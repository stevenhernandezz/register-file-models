==> flow/design.v <==
`timescale 1 ns / 1 ns
module RAM( DATA, ADDR, OE, WS, CS);
  parameter DATA_WIDTH=8;
  parameter ADDR_WIDTH=5;
  parameter MEMSIZE = (1<<ADDR_WIDTH);   
  inout [DATA_WIDTH-1:0] DATA;
      input wire OE;
      input wire WS;
      input wire CS;
      input [ADDR_WIDTH -1:0] ADDR;
      reg [DATA_WIDTH-1:0] DATA_OUT;
  reg [DATA_WIDTH-1:0] RAM_MEM [0:MEMSIZE-1];  
    always @(posedge WS) begin     
        if(!CS) begin         
          RAM_MEM[ADDR] <= DATA;  
          end
          else if(OE) begin     
                DATA_OUT<= RAM_MEM[ADDR];  
        end
  end
        assign DATA = (!CS & OE) ? RAM_MEM[ADDR] : 8'bz;  
endmodule
======== From RTL to reports: RAM ========
What the tools print for RAM, step after step.
Line numbers count from 1 in the design file above.
Operators carry their Yosys type and port widths (W data, S select, Z words).
Library cell names are shortened.
A cell with - has no value.
inputs
  top ..................................... RAM
  clock ................................... WS
  library ................................. sky130hd
  timing corner ........................... tt_025C_1v80

======== After elaboration ========
Yosys after proc, flatten, opt, wreduce and memory -nomap, before mapping. Enables and synchronous resets that opt folds into registers are not counted as muxes. Memory bits, and registers merged into a memory's read port (data or address), are not among the register bits. Print and check cells are not counted. Equal cells are merged and count once.
Yosys's memory passes give these memory sizes; they may raise the number of words (mostly to a power of two), join words into wider ones and drop unused or constant bits.
cells by class
  multiplexer cells ....................... 4
  bitwise operators ....................... 1
  reductions and logical operators ........ 1
operators by type and width
  kind              count
  $mux W8           2
  $mux W5           1
  $and A1 B1 Y1     1
  $logic_not A1 Y1  1
  $mux W1           1
word-level totals
  bits in writable memories ............... 256
  input port bits ......................... 8
  word-level cells ........................ 7
  flip-flop bits (word level) ............. 0
  memories kept ........................... 1
  output and inout bits ................... 8
memory list
  memory   words  bits a word  read ports  wr ports  RTL line  source
  RAM_MEM  32     8            1           1         12        reg [DATA_WIDTH-1:0] RAM_MEM [0:MEMSIZE-1];

======== Logic depth ========
Yosys ltp: most cells in a row. Word level: on the elaborated netlist, between registers, memories and ports. Mapped: between sequential cells and ports; inverters and the memories' decode and read muxes count.
logic depth
  word-level depth ........................ 4
  ABC_AREA ................................ 0
  mapped depth ............................ 7
  depth with buffers taken out ............ 4

======== Mapped cells and area ========
The flow's flattened synthesis, as Yosys stat reports it; memories are mapped. The netlist is that of the ABC_AREA named above (0 if unset); the other value can give another one.
synthesis totals
  cells in the netlist .................... 570
  chip area (Yosys) ....................... 0.0100459 mm²
  mapped flip-flops ....................... 256
  sequential area ......................... 0.0076874 mm²
  buffer cells ............................ 35
cell types
  cell       count  total area (µm²)
  edfxtp_1   256    7.69E+03
  mux2i_1    128    1.28E+03
  o22ai_1    63     394.128
  nor2_1     31     116.362
  buf_2      22     110.106
  nor4_1     16     100.096
  nand4bb_1  5      56.304
  nand2_1    12     45.043
  or4b_1     4      40.038
  nand4b_1   4      35.034
  clkbuf_1   7      26.275
  buf_6      2      22.522
  nand3b_1   3      22.522
  nor3_1     4      20.019
  or3b_2     2      17.517
  o22ai_2    1      12.512
  or3_1      2      12.512
  buf_1      3      11.261
Other cell types: 5; their cells: 5.

======== Timing after synthesis ========
Source: OpenSTA report_checks on the synthesized netlist (no wires, ideal clock, input and output delay 20% of the period each), path of least setup slack; recovery checks are left aside. Register names are those of the netlist, which keeps one name where synthesis merged equal registers.
path post-synthesis
  path kind ............................... in2out
  from .................................... input port ADDR[1]
  to ...................................... output port DATA[1]
  output delay ............................ 0.658 ns
  external input delay .................... 0.658 ns
  buffers on the path ..................... 3
  arrival ................................. 2.206 ns
  time at the first pin ................... 0.658 ns
  path delay .............................. 1.548 ns
  stages .................................. 7
  clock period ............................ 3.29 ns
  required time ........................... 2.632 ns
  setup slack ............................. 0.426 ns
  synthesis period reached ................ 2.864 ns
"path delay" = arrival - input delay + setup time.
At an output port there is no setup time.
"stages" counts driving pins, that of a launching flip-flop among them; a cell with two outputs on the path counts twice.
"synthesis period reached" = period - worst setup slack (recovery checks aside). The figure is calculated, with input and output delays left at 20% of the set period.
The rows between start and end are the longest chain of elaborated cells between them; the timing report does not say that the signal goes this way. Where chains are equally long, one stands for them.
A line is the first line of the expression or statement that the cell stems from. Yosys adds cells for indexed reads and writes and turns some case tables into memories.
The chain passes a memory read, where the word-level depth is cut; so it can be longer than that depth.
on the way, post-synthesis
  path through ............................ clkbuf_1 -> buf_2 -> buf_2 -> mux2i_1 -> o22ai_1 -> nor4_1 -> nand2_1
  cells in the longest elaborated chain ... 2
  elaborated cells between the ends (all ways) .. 2
  source lines of those cells ............. 2
  classes of those cells .................. 1 x mux; 1 x memory
ends and longest elaborated chain, post-synthesis
  item            RTL line  source
  from (decl)     10        input [ADDR_WIDTH -1:0] ADDR;
  $mem_v2 Z32 W8  12        reg [DATA_WIDTH-1:0] RAM_MEM [0:MEMSIZE-1];
  $mux W8         21        assign DATA = (!CS & OE) ? RAM_MEM[ADDR] : 8'bz;
  to (decl)       6         inout [DATA_WIDTH-1:0] DATA;

======== Timing after layout ========
From the final timing report of record 1: the path of least setup slack in the routed layout; clock arrival at registers is part of the times.
path post-layout
  path kind ............................... in2out
  from .................................... input port ADDR[2]
  to ...................................... output port DATA[2]
  clock period ............................ 1.88 ns
  stages .................................. 9
  arrival ................................. 2.02 ns
  buffers on the path ..................... 5
  external input delay .................... 0.38 ns
  required time ........................... 1.50 ns
  time at the first pin ................... 0.38 ns
  output delay ............................ 0.38 ns
  setup slack ............................. -0.52 ns
The rows between start and end are the longest chain of elaborated cells between them; the timing report does not say that the signal goes this way. Where chains are equally long, one stands for them.
The chain passes a memory read, where the word-level depth is cut; so it can be longer than that depth.
on the way, post-layout
  path through ............................ buf_8 -> buf_6 -> buf_12 -> or4bb_4 -> buf_6 -> o22ai_4 -> nor4_4 -> nand2_2 -> buf_12
  cells in the longest elaborated chain ... 2
  elaborated cells between the ends (all ways) .. 2
  source lines of those cells ............. 2
  classes of those cells .................. 1 x mux; 1 x memory
ends and longest elaborated chain, post-layout
  item            RTL line  source
  from (decl)     10        input [ADDR_WIDTH -1:0] ADDR;
  $mem_v2 Z32 W8  12        reg [DATA_WIDTH-1:0] RAM_MEM [0:MEMSIZE-1];
  $mux W8         21        assign DATA = (!CS & OE) ? RAM_MEM[ADDR] : 8'bz;
  to (decl)       6         inout [DATA_WIDTH-1:0] DATA;

RAM through Yosys and OpenROAD on sky130hd: 2 stored runs, unordered, with their settings and measured results. The constraints put input and output delay at 20% of the set period each and load the outputs with 0.01 pF.
"clock period reached" means the clock period less the worst setup slack. The figure is calculated, with input and output delays left at 20% of the set period.
"time used up by the worst setup path" = time allowed to the worst setup path (clock period - input delay - output delay, where it has them) - its slack; a late launch clock adds to it, a late capture clock takes from it.
"total power after layout" rests on the timing tool's default activity at the inputs, not on a simulated workload.

---- record 1 ----
settings
  period_ns = 1.88
  CORE_UTILIZATION = 51
  SETUP_SLACK_MARGIN = -0.04
  CORE_ASPECT_RATIO = 0.63
  TNS_END_PERCENT = 75
  CTS_CLUSTER_DIAMETER = 202
  MIN_ROUTING_LAYER = met2
  MAX_ROUTING_LAYER = met4
  CAP_MARGIN = 20
  CORE_MARGIN = 2
  SLEW_MARGIN = 20
results
  area of the synthesized netlist ......... 0.0100459 mm²
  die footprint ........................... 0.0208666 mm²
  area of the standard cells in the finished layout .. 0.0140848 mm²
  post-route utilization .................. 0.735
  worst setup slack after layout .......... -0.520 ns
  total negative setup slack .............. -22.552 ns
  worst hold slack in the final report .... -0.055 ns
  total power after layout ................ 12.889 mW
  clock period reached .................... 2.400 ns
  time used up by the worst setup path .... 1.65 ns
  critical path kind ...................... in2out

---- record 2 ----
settings
  period_ns = 2.55
  CORE_UTILIZATION = 21
  PLACE_DENSITY = 0.66
  HOLD_SLACK_MARGIN = -0.01
  CORE_ASPECT_RATIO = 1.89
  CORE_MARGIN = 3
  CELL_PAD_IN_SITES_GLOBAL_PLACEMENT = 3
  TNS_END_PERCENT = 10
  ABC_AREA = 1
  GPL_ROUTABILITY_DRIVEN = 1
  CAP_MARGIN = 20
  SLEW_MARGIN = 20
results
  area of the synthesized netlist ......... 0.0108341 mm²
  die footprint ........................... 0.0544909 mm²
  area of the standard cells in the finished layout .. 0.0132202 mm²
  post-route utilization .................. 0.261
  worst setup slack after layout .......... 0.109 ns
  total negative setup slack .............. 0.000 ns
  worst hold slack in the final report .... 0.056 ns
  total power after layout ................ 9.107 mW
  clock period reached .................... 2.441 ns
  time used up by the worst setup path .... 1.42 ns
  critical path kind ...................... in2out
